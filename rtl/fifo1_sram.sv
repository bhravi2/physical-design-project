==> flow/design.v <==
module fifo1_sram #(parameter DSIZE = 16, parameter ASIZE = 12) (
	output [DSIZE-1:0] rdata,
	output wfull,
	output rempty,
	input [DSIZE-1:0] wdata_in,
	input winc, wclk, wclk2x, wrst_n,
	input rinc, rclk, rrst_n);
	wire [ASIZE-1:0] waddr, raddr;
	wire [ASIZE:0] wptr, rptr, wq2_rptr, rq2_wptr;
	reg [DSIZE-1:0] wdata;
	always @(posedge wclk2x or negedge wrst_n)
	 	if (!wrst_n) 
			{wdata} <= 0;
 		else 
			wdata <= wdata_in;
	sync_r2w sync_r2w (.wq2_rptr(wq2_rptr), .rptr(rptr),
		.wclk(wclk), .wrst_n(wrst_n));
	sync_w2r sync_w2r (.rq2_wptr(rq2_wptr), .wptr(wptr),
		.rclk(rclk), .rrst_n(rrst_n));
	fifomem #(DSIZE, ASIZE) fifomem
		(.rdata(rdata), .wdata(wdata),
		.waddr(waddr), .raddr(raddr),
		.wclken(winc), .wfull(wfull),
		.wclk(wclk), .rclk(rclk));
	rptr_empty #(ASIZE) rptr_empty
		(.rempty(rempty),
		.raddr(raddr),
		.rptr(rptr), .rq2_wptr(rq2_wptr),
		.rinc(rinc), .rclk(rclk),
		.rrst_n(rrst_n));
	wptr_full #(ASIZE) wptr_full
		(.wfull(wfull), .waddr(waddr),
		.wptr(wptr), .wq2_rptr(wq2_rptr),
		.winc(winc), .wclk(wclk),
		.wrst_n(wrst_n));
endmodule
module fifomem #(parameter DATASIZE = 16,  
	parameter ADDRSIZE = 12)  
	(output [DATASIZE-1:0] rdata,
	input [DATASIZE-1:0] wdata,
	input [ADDRSIZE-1:0] waddr, raddr,
	input wclken, wfull, wclk,rclk);
	localparam DEPTH = 1<<ADDRSIZE;
	logic [31:0]rd_cs_n;
	logic [31:0]wr_cs_n;
	always@( raddr[11:7]) begin
           rd_cs_n=32'hFFFFFFFF;
           case (raddr[11:7])
			   5'b00000: rd_cs_n[0]=1'b0;
               5'b00001: rd_cs_n[1]=1'b0;
			   5'b00010: rd_cs_n[2]=1'b0;
			   5'b00011: rd_cs_n[3]=1'b0;
			   5'b00100: rd_cs_n[4]=1'b0;
			   5'b00101: rd_cs_n[5]=1'b0;
			   5'b00110: rd_cs_n[6]=1'b0;
			   5'b00111: rd_cs_n[7]=1'b0;
			   5'b01000: rd_cs_n[8]=1'b0;
			   5'b01001: rd_cs_n[9]=1'b0;
			   5'b01010: rd_cs_n[10]=1'b0;
			   5'b01011: rd_cs_n[11]=1'b0;
			   5'b01100: rd_cs_n[12]=1'b0;
			   5'b01101: rd_cs_n[13]=1'b0;
			   5'b01110: rd_cs_n[14]=1'b0;
			   5'b01111: rd_cs_n[15]=1'b0;
			   5'b10000: rd_cs_n[16]=1'b0;
			   5'b10001: rd_cs_n[17]=1'b0;
			   5'b10010: rd_cs_n[18]=1'b0;
			   5'b10011: rd_cs_n[19]=1'b0;
			   5'b10100: rd_cs_n[20]=1'b0;
			   5'b10101: rd_cs_n[21]=1'b0;
			   5'b10110: rd_cs_n[22]=1'b0;
			   5'b10111: rd_cs_n[23]=1'b0;
			   5'b11000: rd_cs_n[24]=1'b0;
			   5'b11001: rd_cs_n[25]=1'b0;
			   5'b11010: rd_cs_n[26]=1'b0;
			   5'b11011: rd_cs_n[27]=1'b0;
			   5'b11100: rd_cs_n[28]=1'b0;
			   5'b11101: rd_cs_n[29]=1'b0;
			   5'b11110: rd_cs_n[30]=1'b0;
			   5'b11111: rd_cs_n[31]=1'b0;	
               default: rd_cs_n=16'hFFFF;
           endcase
  	end
	always@( waddr[11:7]) begin
           wr_cs_n=32'hFFFFFFFF;
           case (waddr[11:7])
			   5'b00000: wr_cs_n[0]=1'b0;
               5'b00001: wr_cs_n[1]=1'b0;
               5'b00010: wr_cs_n[2]=1'b0;
               5'b00011: wr_cs_n[3]=1'b0;
               5'b00100: wr_cs_n[4]=1'b0;
               5'b00101: wr_cs_n[5]=1'b0;
               5'b00110: wr_cs_n[6]=1'b0;
               5'b00111: wr_cs_n[7]=1'b0;
               5'b01000: wr_cs_n[8]=1'b0;
               5'b01001: wr_cs_n[9]=1'b0;
               5'b01010: wr_cs_n[10]=1'b0;
               5'b01011: wr_cs_n[11]=1'b0;
               5'b01100: wr_cs_n[12]=1'b0;
               5'b01101: wr_cs_n[13]=1'b0;
               5'b01110: wr_cs_n[14]=1'b0;
               5'b01111: wr_cs_n[15]=1'b0;
               5'b10000: wr_cs_n[16]=1'b0;
               5'b10001: wr_cs_n[17]=1'b0;
               5'b10010: wr_cs_n[18]=1'b0;
               5'b10011: wr_cs_n[19]=1'b0;
               5'b10100: wr_cs_n[20]=1'b0;
               5'b10101: wr_cs_n[21]=1'b0;
               5'b10110: wr_cs_n[22]=1'b0;
               5'b10111: wr_cs_n[23]=1'b0;
               5'b11000: wr_cs_n[24]=1'b0;
               5'b11001: wr_cs_n[25]=1'b0;
               5'b11010: wr_cs_n[26]=1'b0;
               5'b11011: wr_cs_n[27]=1'b0;
               5'b11100: wr_cs_n[28]=1'b0;
               5'b11101: wr_cs_n[29]=1'b0;
               5'b11110: wr_cs_n[30]=1'b0;
               5'b11111: wr_cs_n[31]=1'b0;
               default: wr_cs_n=16'hFFFF;
           endcase
  	end
	genvar i;
	generate
		for(i=0;i<32;i++) begin
			SRAM2RW128x16 U (.A1(waddr[6:0]),
					 .CE1(wclk),
					 .WEB1(wclken),
					 .OEB1(1'b1),
					 .CSB1(wr_cs_n[i]),
					 .I1(wdata),
					 .O1(),
					 .A2(raddr[6:0]),
					 .CE2(rclk),
					 .WEB2(1'b1),
					 .OEB2(1'b0),
					 .CSB2(rd_cs_n[i]),
					 .I2(16'h00),
					 .O2(rdata) );
		end
	endgenerate	
endmodule
module sync_r2w #(parameter ADDRSIZE = 12)
	(output reg [ADDRSIZE:0] wq2_rptr,
	input [ADDRSIZE:0] rptr,
	input wclk, wrst_n);
	reg [ADDRSIZE:0] wq1_rptr;
	always @(posedge wclk or negedge wrst_n)
		if (!wrst_n) {wq2_rptr,wq1_rptr} <= 0;
		else {wq2_rptr,wq1_rptr} <= {wq1_rptr,rptr};
endmodule
module sync_w2r #(parameter ADDRSIZE = 12)
	(output reg [ADDRSIZE:0] rq2_wptr,
	input [ADDRSIZE:0] wptr,
	input rclk, rrst_n);
	reg [ADDRSIZE:0] rq1_wptr;
	always @(posedge rclk or negedge rrst_n)
		if (!rrst_n) {rq2_wptr,rq1_wptr} <= 0;
		else {rq2_wptr,rq1_wptr} <= {rq1_wptr,wptr};
endmodule
module rptr_empty #(parameter ADDRSIZE = 12)
	(output reg rempty,
	output [ADDRSIZE-1:0] raddr,
	output reg [ADDRSIZE :0] rptr,
	input [ADDRSIZE :0] rq2_wptr,
	input rinc, rclk, rrst_n);
	reg [ADDRSIZE:0] rbin;
	wire [ADDRSIZE:0] rgraynext, rbinnext;
	wire rempty_val;
	always @(posedge rclk or negedge rrst_n)
		if (!rrst_n) {rbin, rptr} <= 0;
	else {rbin, rptr} <= {rbinnext, rgraynext};
	assign raddr = rbin[ADDRSIZE-1:0];
	assign rbinnext = rbin + (rinc & ~rempty);
	assign rgraynext = (rbinnext>>1) ^ rbinnext;
	assign rempty_val = (rgraynext == rq2_wptr);
	always @(posedge rclk or negedge rrst_n)
		if (!rrst_n) rempty <= 1'b1;
	else rempty <= rempty_val;
endmodule
module wptr_full #(parameter ADDRSIZE = 12)
	(output reg wfull,
	output [ADDRSIZE-1:0] waddr,
	output reg [ADDRSIZE :0] wptr,
	input [ADDRSIZE :0] wq2_rptr,
	input winc, wclk, wrst_n);
	reg [ADDRSIZE:0] wbin;
	wire [ADDRSIZE:0] wgraynext, wbinnext;
	wire wfull_val;
	always @(posedge wclk or negedge wrst_n)
		if (!wrst_n) {wbin, wptr} <= 0;
		else {wbin, wptr} <= {wbinnext, wgraynext};
	assign waddr = wbin[ADDRSIZE-1:0];
	assign wbinnext = wbin + (winc & ~wfull);
	assign wgraynext = (wbinnext>>1) ^ wbinnext;
	assign wfull_val = (wgraynext=={~wq2_rptr[ADDRSIZE:ADDRSIZE-1],
	wq2_rptr[ADDRSIZE-2:0]});
	always @(posedge wclk or negedge wrst_n)
		if (!wrst_n) wfull <= 1'b0;
		else wfull <= wfull_val;
endmodule
Reports on rptr_empty. Tool output for the design above, in the order of the flow. Line numbers count from 1 in the design file above. Library cell names are shortened. Not given: -

Top module: rptr_empty. Clock input: rclk. Cell library: sky130hd. Corner: tt_025C_1v80.

After elaboration. Yosys after proc, flatten, opt, wreduce and memory -nomap, before mapping. Enables and synchronous resets that opt folds into registers are not counted as muxes. Memory bits, and registers merged into a memory's read port (data or address), are not among the register bits. Print and check cells are not counted. Equal cells are merged and count once.

The figure for flip-flop bits (word level) is 27. Under word-level cells stands 8. Output and inout port bits: 26.

The figure for equal/unequal tests is 1. For add/sub/neg operators the number is 1. The entry for bitwise operators reads 3.

Operators by type and width (number): AND 1 x 13 -> 13 bit (1); inverter 1 -> 13 bit (1); bitwise XOR 12 x 13 -> 13 bit (1); adder 13 bit (1); == test 13 bit (1).

Depth. Yosys ltp: most cells in a row. Word level: on the elaborated netlist, between registers, memories and ports. Mapped: between sequential cells and ports; inverters and the memories' decode and read muxes count.

The figure for depth in word-level cells is 5. For ABC_AREA the number is 0. The figure for mapped depth is 10. The entry for mapped depth without buffers reads 8.

Synthesis result. Source: synth_stat.txt of the flow (Yosys; design flattened, memories mapped). It holds for the ABC_AREA given above (unset counts as 0); a run with the other value may have another netlist. The area totals of this step are shown rounded.

Cell types (number): dfrtp_1 (25); xor2_1 (21); xnor2_1 (20); buf_4 (5); buf_6 (3); o32ai_4 (1); dfstp_2 (1); nand2_1 (7); a21oi_1 (5); ha_1 (2); nand3_1 (5); xor3_1 (1); xnor3_1 (1); nand4_4 (1); buf_2 (4); o32a_1 (2); a31oi_1 (3); and3_1 (3).

Not listed: further types 33, cells in them 44.

The figure for cell area after synthesis is 1703 µm². The figure for flip-flops is 26. The figure for standard cells after synthesis is 154. For buffer cells the number is 13.

Timing after synthesis. Path of least setup slack by OpenSTA after synthesis, without wires, with an ideal clock, recovery checks aside; 20% of the period is set as input and as output delay. Where synthesis merged equal registers, the netlist keeps one of their names.

Kind: input to register. From: input rinc. To: register rempty. The figure for driving pins on the path is 10. The figure for launch time at the first pin is 0.580 ns. Path delay: 1.841 ns. For setup time the number is 0.063 ns. For data arrival time the number is 2.358 ns. For slack the number is 0.479 ns. Input delay: 0.580 ns. Clock period: 2.9 ns. Under synthesis period reached stands 2.421 ns.

"path delay" = arrival - input delay + setup time. "driving pins on the path" counts driving pins, that of a launching flip-flop among them; a cell with two outputs on the path counts twice. "synthesis period reached" is the clock period less the worst setup slack; recovery checks do not enter. This is arithmetic on one report: input and output delays are still those of the set period (20% each). The rows between start and end are the longest chain of elaborated cells between them; the timing report does not say that the signal goes this way. Where chains are equally long, one stands for them. Each line given opens the expression or statement behind the cell; cells for indexed reads and writes are added by Yosys, which also makes memories of some case tables.

Path through: nor2b_1 ha_1 buf_6 and2b_1 buf_6 a221oi_2 xor2_1 xor2_1 a2111oi_0 and4_1. The figure for length of the longest elaborated chain is 4.

Ends and longest elaborated chain, post-synthesis: start: declaration (RTL line 165) `input rinc, rclk, rrst_n);`; AND 1 x 13 -> 13 bit (RTL line 173) `assign rbinnext = rbin + (rinc & ~rempty);`; adder 13 bit (RTL line 173); bitwise XOR 12 x 13 -> 13 bit (RTL line 174) `assign rgraynext = (rbinnext>>1) ^ rbinnext;`; == test 13 bit (RTL line 175) `assign rempty_val = (rgraynext == rq2_wptr);`; end: assignment (RTL line 177) `if (!rrst_n) rempty <= 1'b1;`; end: assignment (RTL line 178) `else rempty <= rempty_val;`; end: declaration (RTL line 161) `(output reg rempty,`.

Path in the finished layout. From the final timing report of flow run A: the path of least setup slack in the routed layout; clock arrival at registers is part of the times.

Kind: input to register. From: input rinc. To: register rempty. The figure for launch time at the first pin is 0.95 ns. For slack the number is 1.52 ns. The figure for driving pins on the path is 10. Clock period: 4.76 ns. For setup time the number is 0.06 ns. For data arrival time the number is 3.44 ns. Input delay: 0.95 ns.

The rows between start and end are the longest chain of elaborated cells between them; the timing report does not say that the signal goes this way. Where chains are equally long, one stands for them.

Path through: clkdlybuf4s50_1 nor2b_1 ha_1 buf_6 and2b_2 a221oi_2 xor2_1 xor2_1 a2111oi_0 and4_1. The figure for length of the longest elaborated chain is 4.

Ends and longest elaborated chain, post-layout: start: declaration (RTL line 165) `input rinc, rclk, rrst_n);`; AND 1 x 13 -> 13 bit (RTL line 173) `assign rbinnext = rbin + (rinc & ~rempty);`; adder 13 bit (RTL line 173); bitwise XOR 12 x 13 -> 13 bit (RTL line 174) `assign rgraynext = (rbinnext>>1) ^ rbinnext;`; == test 13 bit (RTL line 175) `assign rempty_val = (rgraynext == rq2_wptr);`; end: assignment (RTL line 177) `if (!rrst_n) rempty <= 1'b1;`; end: assignment (RTL line 178) `else rempty <= rempty_val;`; end: declaration (RTL line 161) `(output reg rempty,`.

Hand-over note for rptr_empty

2 stored runs of rptr_empty in the flow (synthesis by Yosys, layout by OpenROAD, sky130hd cells), in arbitrary order. Constraints: input delay and output delay 20% of the set period each, output load 0.01 pF. "period reached" means the clock period less the worst setup slack. The figure is calculated, with input and output delays left at 20% of the set period. "allowed time less slack (worst setup path)" is the time allowed to the run's worst setup path (the clock period less input and output delay, where it has them) less its slack. Clock arrival times count: a late capture clock shortens it, a late launch clock lengthens it. The measured numbers are rounded.

Flow run A has these settings: period_ns 4.76; CORE_UTILIZATION 42; PLACE_DENSITY 0.63; CORE_ASPECT_RATIO 1.01; CORE_MARGIN 10; TNS_END_PERCENT 60; ABC_AREA 0; GPL_TIMING_DRIVEN 0; CAP_MARGIN 35; SLEW_MARGIN 20. The utilization after layout stands at 56.5 %. The setup TNS comes to 0.000 ns. The area of the standard cells in the finished layout reads 2,226 µm². For the worst setup slack after layout the run shows 1.523 ns. The measured area inside the die boundary is 7,001 µm². The period reached stands at 3.237 ns. The measured allowed time less slack (worst setup path) is 2.28 ns. Kind of the worst setup path: input to register. The post-synthesis cell area is 1,703 µm².

Flow run B has these settings: period_ns 4.61; CORE_UTILIZATION 57; PLACE_DENSITY_LB_ADDON 0.07; CORE_MARGIN 3; CELL_PAD_IN_SITES_GLOBAL_PLACEMENT 0; TNS_END_PERCENT 50; ABC_AREA 0; CTS_CLUSTER_SIZE 83; MIN_ROUTING_LAYER met2; CAP_MARGIN 20; SLEW_MARGIN 20. The utilization after layout stands at 74.4 %. The setup TNS comes to 0.000 ns. The area of the standard cells in the finished layout reads 2,088 µm². For the worst setup slack after layout the run shows 1.237 ns. The measured area inside the die boundary is 3,680 µm². The period reached stands at 3.373 ns. The measured allowed time less slack (worst setup path) is 2.45 ns. Kind of the worst setup path: input to register. The post-synthesis cell area is 1,703 µm².

End of note.
