==> flow/design.v <==
module and_or #(parameter width=20) (clk, A, B, C, D, Y);
input        logic clk;
input        [width-1:0] A, B, C, D;
output logic [width-1:0] Y;
       logic [width-1:0] X;
genvar i;
	for (i=0;i<width;i=i+1)
	begin
	assign	X[i]=! ( (A[i] & B[i]) | (C[i] & D[i]) );
        always_ff @(posedge clk)
            Y[i] <= X[i];
	end
endmodule
* Step by step through the tools: and_or
What the tools print for and_or, step after step.
Line numbers count from 1 in the design file above.
Operators carry their Yosys type and port widths (W data, S select, Z words).
Not given: --
- Design top :: and_or
- Clock port :: clk
- Library :: sky130hd
- Timing corner :: tt_025C_1v80

* Word level
Yosys after proc, flatten, opt, wreduce and memory -nomap, before mapping. Enables and synchronous resets that opt folds into registers are not counted as muxes. Memory bits, and registers merged into a memory's read port (data or address), are not among the register bits. Print and check cells are not counted. Equal cells are merged and count once.
- Elaborated cells :: 100
- Register bits after elaboration :: 20
- Output and inout port bits :: 20
- Bitwise logic cells :: 60
- Reduce/logical cells :: 20
** Operators with widths (count)
- $and A1 B1 Y1 :: 40
- $or A1 B1 Y1 :: 20
- $logic_not A1 Y1 :: 20

* Logic depth
Yosys ltp: most cells in a row. Word level: on the elaborated netlist, between registers, memories and ports. Mapped: between sequential cells and ports; inverters and the memories' decode and read muxes count.
- Depth after elaboration :: 3
- ABC_AREA :: 0
- Depth in mapped cells :: 1

* After synthesis
Source: synth_stat.txt of the flow (Yosys; design flattened, memories mapped). It holds for the ABC_AREA given above (unset counts as 0); a run with the other value may have another netlist.
Totals and module areas in this step are rounded.
- Mapped flip-flops :: 20
- Cell area after synthesis :: 651 µm²
- Buffer cells :: 0
- Cells in the netlist :: 40
** Cells by type
- sky130_fd_sc_hd__dfxtp_1 :: count 20, area in all 400.384 µm²
- sky130_fd_sc_hd__a22oi_2 :: count 20, area in all 250.24 µm²

* Worst setup path after synthesis
Source: OpenSTA report_checks on the synthesized netlist (no wires, ideal clock, input and output delay 20% of the period each), path of least setup slack; recovery checks are left aside. Register names are those of the netlist, which keeps one name where synthesis merged equal registers.
- Path kind :: register to output
- Start :: register Y[0]
- End :: output port Y[0]
- Path buffers :: 0
- Stages on the path :: 1
- Slack :: 61 ps
- Path delay :: 331 ps
- Data required time :: 392 ps
- Period :: 490 ps
- Data arrival time :: 331 ps
- Synthesis period reached :: 429 ps
"path delay" is the arrival time less input delay plus setup time.
A path that ends at an output port has no setup time.
"stages on the path" counts driving pins, that of a launching flip-flop among them; a cell with two outputs on the path counts twice.
"synthesis period reached" = period - worst setup slack (recovery checks aside). The figure is calculated, with input and output delays left at 20% of the set period.
- Cells stage by stage :: sky130_fd_sc_hd__dfxtp_1
- Length of the longest elaborated chain :: 0
** RTL lines, path post-synthesis
- from (decl) :: RTL line 4 : output logic [width-1:0] Y;
- from (assign) :: RTL line 11 : Y[i] <= X[i];
- to (decl) :: RTL line 4

Hand-over note for and_or

and_or through Yosys and OpenROAD on sky130hd: 2 stored runs, unordered, with their settings. The constraints put input and output delay at 20% of the set period each and load the outputs with 0.01 pF.

** Flow run 1
- Settings :: period_ns=0.467; SETUP_SLACK_MARGIN=0.03; CAP_MARGIN=20; CORE_MARGIN=2; CORE_UTILIZATION=40; SLEW_MARGIN=20
- Outcome :: incomplete, placement halted on GPL-0301

** Flow run 2
- Settings :: period_ns=0.35; CORE_UTILIZATION=39; SETUP_SLACK_MARGIN=-0.03; PLACE_DENSITY_LB_ADDON=0.25; CELL_PAD_IN_SITES_DETAIL_PLACEMENT=0; SLEW_MARGIN=5; CAP_MARGIN=20; CORE_MARGIN=2
- Outcome :: incomplete, placement halted on FLW-0024

End of note.
